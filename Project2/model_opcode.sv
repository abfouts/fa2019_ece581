==> flow/design.v <==
module Problem3
	(input logic [7:0] in,
	input logic [2:0] op,
	input logic clk,
	output logic [7:0] out);
	logic [7:0] temp = 8'd0;
	always_ff @(posedge clk) begin
		temp <= in;
		case (op)
			3'b000: begin	 
				temp <= 8'd0;
				out <= temp;
				end
			3'b001: begin		 
				temp <= in >>> 1;	
				out <= temp;
				end
			3'b010:	begin		 
				temp <= in <<< 1;
				out <= temp;
				end
			3'b011: begin		 
				temp <=	in >> 1;	
				temp[0] <= in[7];
				out <= temp;
				end
			3'b100: begin		 
				temp <= in << 1;	
				temp[7] <= in[0];
				out <= temp;
				end				
			3'b101: begin 		 
				temp <= in;
				out <= temp;
				end	
			default begin		 
				if (in == 8'b11111111) begin
					temp <= 8'd0;
					out <= temp;
					end
				else begin
					temp <= in + 1;
					out <= temp;
					end
				end
		endcase
	end
endmodule 
Step by step through the tools: Problem3
What the tools print for Problem3, step after step.
Line numbers count from 1 in the design file above.
{ "inputs": {"top": "Problem3", "clock_port": "clk", "lib": "sky130hd", "lib_corner": "tt_025C_1v80"} }

Word-level counts
Yosys after proc, flatten, opt, wreduce and memory -nomap, before mapping. Enables and synchronous resets that opt folds into registers are not counted as muxes. Memory bits, and registers merged into a memory's read port (data or address), are not among the register bits. Print and check cells are not counted. Equal cells are merged and count once.
{ "bits": {"ff_bits": 16, "input_bits": 12, "output_inout_bits": 8, "elab_cells": 20} }
{ "classes": {"addsub": 1, "equal": 6, "muxes": 6, "reduce_and_logical": 5} }
{ "op_table": {"columns": ["operator", "count"], "rows": [
  ["case mux 6 bit (select 4 bit)", 1],
  ["adder 8 x 1 -> 8 bit (second input constant)", 1],
  ["equality test 8 bit (second input constant)", 1],
  ["case mux 1 bit (select 4 bit)", 2],
  ["equality test 3 x 2 -> 1 bit (second input constant)", 2],
  ["equality test 3 bit (second input constant)", 2],
  ["OR reduction 3 bit", 2],
  ["two-way mux 6 bit", 1],
  ["OR reduction 2 bit", 2],
  ["equality test 3 x 1 -> 1 bit (second input constant)", 1],
  ["logical NOT 3 bit", 1],
  ["two-way mux 1 bit", 2]
]} }

Longest topological paths
Longest topological path by Yosys (ltp), each cell counted once; first at word level (registers and memories cut), then after technology mapping (sequential cells cut; the memories' decode and read muxes count).
{ "logic_depth": {"word_depth": 3, "ABC_AREA": 0, "depth_mapped": 5, "mapped_depth_nobuf": 5} }

Mapped cells and area
Source: synth_stat.txt of the flow (Yosys; design flattened, memories mapped). It holds for the ABC_AREA given above (unset counts as 0); a run with the other value may have another netlist.
{ "mapped": {"cells": 83, "mapped_area_um2": 754.5, "seqArea_um2": 320.3, "ff_cells": 16, "buffers": 4} }
{ "types": {"columns": ["cell_type", "count", "type_area_um2"], "rows": [
  ["sky130_fd_sc_hd__dfxtp_1", 16, 320.307],
  ["sky130_fd_sc_hd__o21ai_0", 9, 45.043],
  ["sky130_fd_sc_hd__nor2_1", 7, 26.275],
  ["sky130_fd_sc_hd__xnor2_1", 3, 26.275],
  ["sky130_fd_sc_hd__xor2_1", 3, 26.275],
  ["sky130_fd_sc_hd__a22oi_1", 3, 22.522],
  ["sky130_fd_sc_hd__nand2_1", 6, 22.522],
  ["sky130_fd_sc_hd__nor2b_1", 3, 18.768],
  ["sky130_fd_sc_hd__a22o_1", 2, 17.517],
  ["sky130_fd_sc_hd__and2b_2", 2, 17.517],
  ["sky130_fd_sc_hd__buf_4", 2, 15.014],
  ["sky130_fd_sc_hd__nand3_1", 3, 15.014],
  ["sky130_fd_sc_hd__a31oi_1", 2, 12.512],
  ["sky130_fd_sc_hd__and2_1", 2, 12.512],
  ["sky130_fd_sc_hd__ha_1", 1, 12.512],
  ["sky130_fd_sc_hd__a221o_2", 1, 11.261],
  ["sky130_fd_sc_hd__and4_4", 1, 11.261],
  ["sky130_fd_sc_hd__buf_6", 1, 11.261]
]} }
Not listed: further types 13, cells in them 16.

Path before layout
OpenSTA on the mapped netlist: ideal clock, no wires. The path of least setup slack (recovery checks aside). Input and output delay are each 20% of the period. Register names are those of the netlist, which keeps one name where synthesis merged equal registers.
{ "synth_path": {"path_type": "in2reg", "startpoint": "in in[2]", "endpoint": "reg temp[3]", "clock_period_ns": 1.17, "input_delay_ns": 0.234, "setup_time_ns": 0.122, "t_first_pin_ns": 0.234, "arrival_ns": 1.066, "required_time_ns": 1.048, "slack_ns": -0.017, "path_delay_ns": 0.954, "driving_pins": 5, "n_path_buf": 1, "period_less_setup_slack_ns": 1.187} }
"path_delay_ns" is the arrival time less input delay plus setup time.
"driving_pins": output pins that drive a net of the path, with the launching flip-flop's if there is one; two outputs of one cell count as two.
"period_less_setup_slack_ns" = period - worst setup slack (recovery checks aside). The figure is calculated, with input and output delays left at 20% of the set period.
The rows between start and end are the longest chain of elaborated cells between them; the timing report does not say that the signal goes this way. Where chains are equally long, one stands for them.
Each line given opens the expression or statement behind the cell; cells for indexed reads and writes are added by Yosys, which also makes memories of some case tables.
At most two assigning lines are given for a register; there are more.
{ "synth_between": {"cell_sequence": "sky130_fd_sc_hd__buf_4 sky130_fd_sc_hd__and4_4 sky130_fd_sc_hd__a41o_1 sky130_fd_sc_hd__nor2_1 sky130_fd_sc_hd__a221o_1", "elab_chain_cells": 3, "cells_between": 4, "cone_lines": 3, "cone_classes": "add/sub (1); eq/ne (1); mux (2)"} }
{ "synth_lines": {"columns": ["element", "line_no", "text"], "rows": [
  ["from (decl)", 2, "(input logic [7:0] in,"],
  ["adder 8 x 1 -> 8 bit", 42, "temp <= in + 1;"],
  ["two-way mux 6 bit", 37, "if (in == 8'b11111111) begin"],
  ["case mux 6 bit (select 4 bit)", 9, "case (op)"],
  ["to (assign)", 8, "temp <= in;"],
  ["to (assign)", 15, "temp <= in >>> 1;"],
  ["to (decl)", 6, "logic [7:0] temp = 8'd0;"]
]} }

FLOW RESULTS
============

Stored flow runs of Problem3 (2 of them; Yosys, OpenROAD, sky130hd). They differ in their settings and are not a sequence. Constraints: input delay and output delay 20% of the set period each, output load 0.01 pF.

==> flow run 1: settings <==
{ "period_ns": 0.844, "CORE_UTILIZATION": 33, "SETUP_SLACK_MARGIN": 0.17, "PLACE_DENSITY_LB_ADDON": 0.11, "CORE_ASPECT_RATIO": 0.98, "CORE_MARGIN": 6, "CELL_PAD_IN_SITES_DETAIL_PLACEMENT": 2, "ABC_AREA": 0, "GPL_TIMING_DRIVEN": 0, "SLEW_MARGIN": 30, "MAX_ROUTING_LAYER": "met5", "CAP_MARGIN": 20 }
==> flow run 1: results <==
did not finish, clock tree synthesis stopped with DPL-0033

==> flow run 2: settings <==
{ "period_ns": 1.13, "CORE_UTILIZATION": 51, "SETUP_SLACK_MARGIN": 0.24, "PLACE_DENSITY_LB_ADDON": 0.15, "CELL_PAD_IN_SITES_DETAIL_PLACEMENT": 2, "ABC_AREA": 1, "CTS_CLUSTER_SIZE": 70, "CTS_CLUSTER_DIAMETER": 165, "CAP_MARGIN": 40, "MAX_ROUTING_LAYER": "met5", "CORE_MARGIN": 2, "SLEW_MARGIN": 20 }
==> flow run 2: results <==
did not finish, placement stopped with DPL-0033
